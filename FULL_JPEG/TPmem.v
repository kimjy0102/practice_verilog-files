==> flow/design.v <==
module TPmem
#( parameter BW = 12 )
(  input [8*BW-1:0]  i_data,
   input	   i_enable,
   input 	   i_clk,
   input	   i_Reset,
   output reg [8*BW-1:0] o_data,
   output reg	   o_en
);
reg [4-1:0]  counter ;
reg [8*BW-1:0] array [8-1:0];
reg [8*BW-1:0] data_out;
wire [8*BW-1:0] col [8-1:0];
wire [3-1:0] index = counter[3-1:0] ;
wire [8*BW-1:0] w_data;
wire	      w_en;
always@(posedge i_clk) begin
    if(~i_Reset) begin
    counter <= 4'b0;
    o_data <= {BW{8'b0}};
    o_en <= 1'b0; 
    end
    else    begin
	o_data <= w_data ;
	o_en <= w_en ;
        if(i_enable) 
        counter <= counter + 4'b1;
        else begin    
            if(counter[3]==1'b1)
	            counter <= counter + 4'b1;
    	    else    
    	        counter <= counter ;
    	    end
    end
end
always@(posedge i_clk) begin
    if(~i_Reset) begin
	array[7] <= {BW{8'b0}};
	array[6] <= {BW{8'b0}};
	array[5] <= {BW{8'b0}};
	array[4] <= {BW{8'b0}};
	array[3] <= {BW{8'b0}};
	array[2] <= {BW{8'b0}};
	array[1] <= {BW{8'b0}};
	array[0] <= {BW{8'b0}};
    end
    else    begin
	if(i_enable) begin
	array[index] <= i_data ;
	end
    end
end
assign col[0] = {{array[0][8*BW-1:7*BW]},{array[1][8*BW-1:7*BW]},{array[2][8*BW-1:7*BW]},{array[3][8*BW-1:7*BW]},{array[4][8*BW-1:7*BW]},{array[5][8*BW-1:7*BW]},{array[6][8*BW-1:7*BW]},{array[7][8*BW-1:7*BW]}} ; 
assign col[1] = {{array[0][7*BW-1:6*BW]},{array[1][7*BW-1:6*BW]},{array[2][7*BW-1:6*BW]},{array[3][7*BW-1:6*BW]},{array[4][7*BW-1:6*BW]},{array[5][7*BW-1:6*BW]},{array[6][7*BW-1:6*BW]},{array[7][7*BW-1:6*BW]}} ; 
assign col[2] = {{array[0][6*BW-1:5*BW]},{array[1][6*BW-1:5*BW]},{array[2][6*BW-1:5*BW]},{array[3][6*BW-1:5*BW]},{array[4][6*BW-1:5*BW]},{array[5][6*BW-1:5*BW]},{array[6][6*BW-1:5*BW]},{array[7][6*BW-1:5*BW]}} ; 
assign col[3] = {{array[0][5*BW-1:4*BW]},{array[1][5*BW-1:4*BW]},{array[2][5*BW-1:4*BW]},{array[3][5*BW-1:4*BW]},{array[4][5*BW-1:4*BW]},{array[5][5*BW-1:4*BW]},{array[6][5*BW-1:4*BW]},{array[7][5*BW-1:4*BW]}} ; 
assign col[4] = {{array[0][4*BW-1:3*BW]},{array[1][4*BW-1:3*BW]},{array[2][4*BW-1:3*BW]},{array[3][4*BW-1:3*BW]},{array[4][4*BW-1:3*BW]},{array[5][4*BW-1:3*BW]},{array[6][4*BW-1:3*BW]},{array[7][4*BW-1:3*BW]}} ; 
assign col[5] = {{array[0][3*BW-1:2*BW]},{array[1][3*BW-1:2*BW]},{array[2][3*BW-1:2*BW]},{array[3][3*BW-1:2*BW]},{array[4][3*BW-1:2*BW]},{array[5][3*BW-1:2*BW]},{array[6][3*BW-1:2*BW]},{array[7][3*BW-1:2*BW]}} ; 
assign col[6] = {{array[0][2*BW-1:1*BW]},{array[1][2*BW-1:1*BW]},{array[2][2*BW-1:1*BW]},{array[3][2*BW-1:1*BW]},{array[4][2*BW-1:1*BW]},{array[5][2*BW-1:1*BW]},{array[6][2*BW-1:1*BW]},{array[7][2*BW-1:1*BW]}} ; 
assign col[7] = {{array[0][1*BW-1:0*BW]},{array[1][1*BW-1:0*BW]},{array[2][1*BW-1:0*BW]},{array[3][1*BW-1:0*BW]},{array[4][1*BW-1:0*BW]},{array[5][1*BW-1:0*BW]},{array[6][1*BW-1:0*BW]},{array[7][1*BW-1:0*BW]}} ; 
always@(*) begin
    if(counter[3]==1'b1) begin
    data_out = col[index] ;
    end
    else    begin
    data_out = {BW{8'b0}}; 
    end
end
assign w_en = counter[3] ;
assign w_data = data_out ; 
endmodule
## Reports on TPmem

Tool output for the design above, in the order of the flow.
Line numbers count from 1 in the design file above.
Not given: n/a

| set-up | value |
|---|---|
| top module | TPmem |
| clock input | i_clk |
| standard-cell library | sky130hd |
| timing corner | tt_025C_1v80 |

## Elaborated design

Counts by Yosys on the flattened word-level netlist (proc, flatten, opt, wreduce; memories kept). Register bits leave out memories and registers merged into their read ports (data or address). Print and check cells are left out. Cells with the same type and inputs are merged into one.
Yosys's memory passes give these memory sizes; they may raise the number of words (mostly to a power of two), join words into wider ones and drop unused or constant bits.

| operators by class | value |
|---|---|
| add/sub/neg operators | 1 |
| equal/unequal tests | 7 |
| muxes and demuxes | 10 |
| reduce/logical cells | 3 |

Operators with widths:

| operator | number |
|---|---|
| 96-bit parallel mux with 8-bit select | 1 |
| 96-bit 2-to-1 mux | 2 |
| 3-bit == test with constant B | 4 |
| 4-bit 2-to-1 mux | 2 |
| 3-bit by 2-bit == test with 1-bit output with constant B | 2 |
| 3-bit 2-to-1 mux | 2 |
| 4-bit by 1-bit adder with 4-bit output with constant B | 1 |
| 3-bit by 1-bit == test with 1-bit output with constant B | 1 |
| 3-bit logical NOT | 1 |
| 1-bit 2-to-1 mux | 3 |
| 2-bit AND reduction | 1 |
| 2-bit nonzero test | 1 |

| word-level totals | value |
|---|---|
| bits in writable memories | 768 |
| input port bits | 99 |
| register bits after elaboration | 101 |
| memories | 1 |

Memory list:

| memory | words | bits a word | line | text |
|---|---|---|---|---|
| array | 8 | 96 | 11 | `reg [8*BW-1:0] array [8-1:0];` |

## Depth

Yosys ltp: most cells in a row. Word level: on the elaborated netlist, between registers, memories and ports. Mapped: between sequential cells and ports; inverters and the memories' decode and read muxes count.

| logic depth | value |
|---|---|
| depth after elaboration | 3 |
| ABC_AREA | 0 |
| mapped depth | 9 |
| mapped depth without buffers | 5 |

## Netlist

Yosys stat after the flow's synthesis: flattened, memories mapped to cells. It holds for the ABC_AREA given above (unset counts as 0); a run with the other value may have another netlist.

Cell types:

| cell type | number |
|---|---|
| sky130_fd_sc_hd__edfxtp_1 | 768 |
| sky130_fd_sc_hd__and2_1 | 772 |
| sky130_fd_sc_hd__dfxtp_1 | 101 |
| sky130_fd_sc_hd__a22oi_1 | 146 |
| sky130_fd_sc_hd__a22o_1 | 97 |
| sky130_fd_sc_hd__a222oi_1 | 73 |
| sky130_fd_sc_hd__o21ai_0 | 103 |
| sky130_fd_sc_hd__clkbuf_1 | 127 |
| sky130_fd_sc_hd__a21o_1 | 44 |
| sky130_fd_sc_hd__a31oi_1 | 44 |
| sky130_fd_sc_hd__a21oi_1 | 51 |
| sky130_fd_sc_hd__a221oi_1 | 23 |
| sky130_fd_sc_hd__nand2_1 | 47 |
| sky130_fd_sc_hd__buf_2 | 33 |
| sky130_fd_sc_hd__clkbuf_2 | 26 |
| sky130_fd_sc_hd__ha_1 | 7 |
| sky130_fd_sc_hd__buf_6 | 7 |
| sky130_fd_sc_hd__buf_4 | 6 |

Other cell types: 22; their cells: 38.

| mapped netlist | value |
|---|---|
| buffers | 203 |
| cells in the netlist | 2513 |
| cell area after synthesis | 0.0356254 mm2 |
| flip-flop cells | 869 |

## Path before layout

Source: OpenSTA report_checks on the synthesized netlist (no wires, ideal clock, input and output delay 20% of the period each), path of least setup slack; recovery checks are left aside. Register names are those of the netlist, which keeps one name where synthesis merged equal registers.

| path after synthesis | value |
|---|---|
| kind | in2reg |
| start point | in i_Reset |
| end point | mem array[1][0] |
| stages | 2 |
| time at the first pin | 1990 ps |
| delay of the path | 7614 ps |
| data arrival time | 8921 ps |
| data required time | 9267 ps |
| path slack | 346 ps |
| clock period | 9950 ps |
| setup time | 683 ps |
| synthesis period reached | 9604 ps |

"delay of the path" = arrival - input delay + setup time.
"stages": output pins that drive a net of the path, with the launching flip-flop's if there is one; two outputs of one cell count as two.
"synthesis period reached" = period - worst setup slack (recovery checks aside). The figure is calculated, with input and output delays left at 20% of the set period.
The rows between start and end are the longest chain of elaborated cells between them; the timing report does not say that the signal goes this way. Where chains are equally long, one stands for them.
A line is the first line of the expression or statement that the cell stems from. Yosys adds cells for indexed reads and writes and turns some case tables into memories.
Only ways into the end's enable, where the timed path ends, are counted here.

| on the way, after synthesis | value |
|---|---|
| cells stage by stage | sky130_fd_sc_hd__nand3b_4 > sky130_fd_sc_hd__o21ai_0 |
| cells in the longest elaborated chain | 1 |

Ends and longest elaborated chain, after synthesis:

| item | line | text |
|---|---|---|
| start: declaration | 6 | `input i_Reset,` |
| 3-bit 2-to-1 mux | 37 | `if(~i_Reset) begin` |
| end: declaration | 11 | `reg [8*BW-1:0] array [8-1:0];` |

## Timing after layout

From the final timing report of run 1: the path of least setup slack in the routed layout; clock arrival at registers is part of the times.
The report prints the path's times to 10 ps; the period is as set.

| path after layout | value |
|---|---|
| kind | in2reg |
| start point | in i_enable |
| end point | mem array[2][60] |
| stages | 6 |
| path slack | 6200 ps |
| clock period | 11700 ps |
| setup time | 380 ps |
| time at the first pin | 2340 ps |
| data required time | 11990 ps |
| data arrival time | 5790 ps |

The rows between start and end are the longest chain of elaborated cells between them; the timing report does not say that the signal goes this way. Where chains are equally long, one stands for them.
Only ways into the end's enable, where the timed path ends, are counted here.

| on the way, after layout | value |
|---|---|
| cells stage by stage | sky130_fd_sc_hd__clkdlybuf4s50_1 > sky130_fd_sc_hd__nand3_4 > sky130_fd_sc_hd__nor3_4 > sky130_fd_sc_hd__buf_4 > sky130_fd_sc_hd__nand2b_4 > sky130_fd_sc_hd__buf_4 |
| cells in the longest elaborated chain | 2 |

Ends and longest elaborated chain, after layout:

| item | line | text |
|---|---|---|
| start: declaration | 4 | `input i_enable,` |
| 3-bit 2-to-1 mux | 48 | `if(i_enable) begin` |
| 3-bit 2-to-1 mux | 37 | `if(~i_Reset) begin` |
| end: declaration | 11 | `reg [8*BW-1:0] array [8-1:0];` |

## Implementation results

Record of 2 stored runs of the RTL-to-layout flow on TPmem, platform sky130hd. The runs are unordered. Constraints: input delay and output delay 20% of the set period each, output load 0.01 pF.
"period reached" means the clock period less the worst setup slack. The figure is calculated, with input and output delays left at 20% of the set period.
By "worst path time" is meant the share of the clock period that the worst setup path is allowed (20% is reserved at inputs, 20% at outputs), minus its slack. Clock arrival times at its registers enter into it.
"power consumption" rests on the timing tool's default activity at the inputs, not on a simulated workload.
"worst path time" is known to 10 ps.
Among the settings, n/a means not set for that run.

| run | period_ns | CORE_UTILIZATION | SETUP_SLACK_MARGIN | PLACE_DENSITY_LB_ADDON | CORE_MARGIN | CELL_PAD_IN_SITES_DETAIL_PLACEMENT | TNS_END_PERCENT | MIN_ROUTING_LAYER | CAP_MARGIN | SLEW_MARGIN | GPL_TIMING_DRIVEN | GPL_ROUTABILITY_DRIVEN | CTS_CLUSTER_DIAMETER | MAX_ROUTING_LAYER | synthesis area (mm2) | die area (mm2) | standard-cell area after layout (mm2) | utilization of the finished layout (%) | worst setup slack after layout (ps) | total negative slack on setup checks (ps) | post-route worst hold slack (ps) | power consumption (uW) | period reached (ps) | worst path time (ps) | type of the worst setup path |
|---|---|---|---|---|---|---|---|---|---|---|---|---|---|---|---|---|---|---|---|---|---|---|---|---|---|
| run 1 | 11.7 | 41 | 2.54 | 0.27 | 10 | 1 | 25 | met2 | 20 | 20 | n/a | n/a | n/a | n/a | 0.0356254 | 0.0990833 | 0.0418914 | 48.4 | 6199 | 0 | 519 | 7261 | 5501 | 3160 | in2reg |
| run 2 | 11.8 | 42 | 3.16 | 0.19 | 5 | 0 | n/a | n/a | 20 | 20 | 0 | 0 | 390 | met4 | 0.0356254 | 0.0907455 | 0.0430138 | 51.2 | 6768 | 0 | 549 | 7199 | 5032 | 2670 | in2reg |
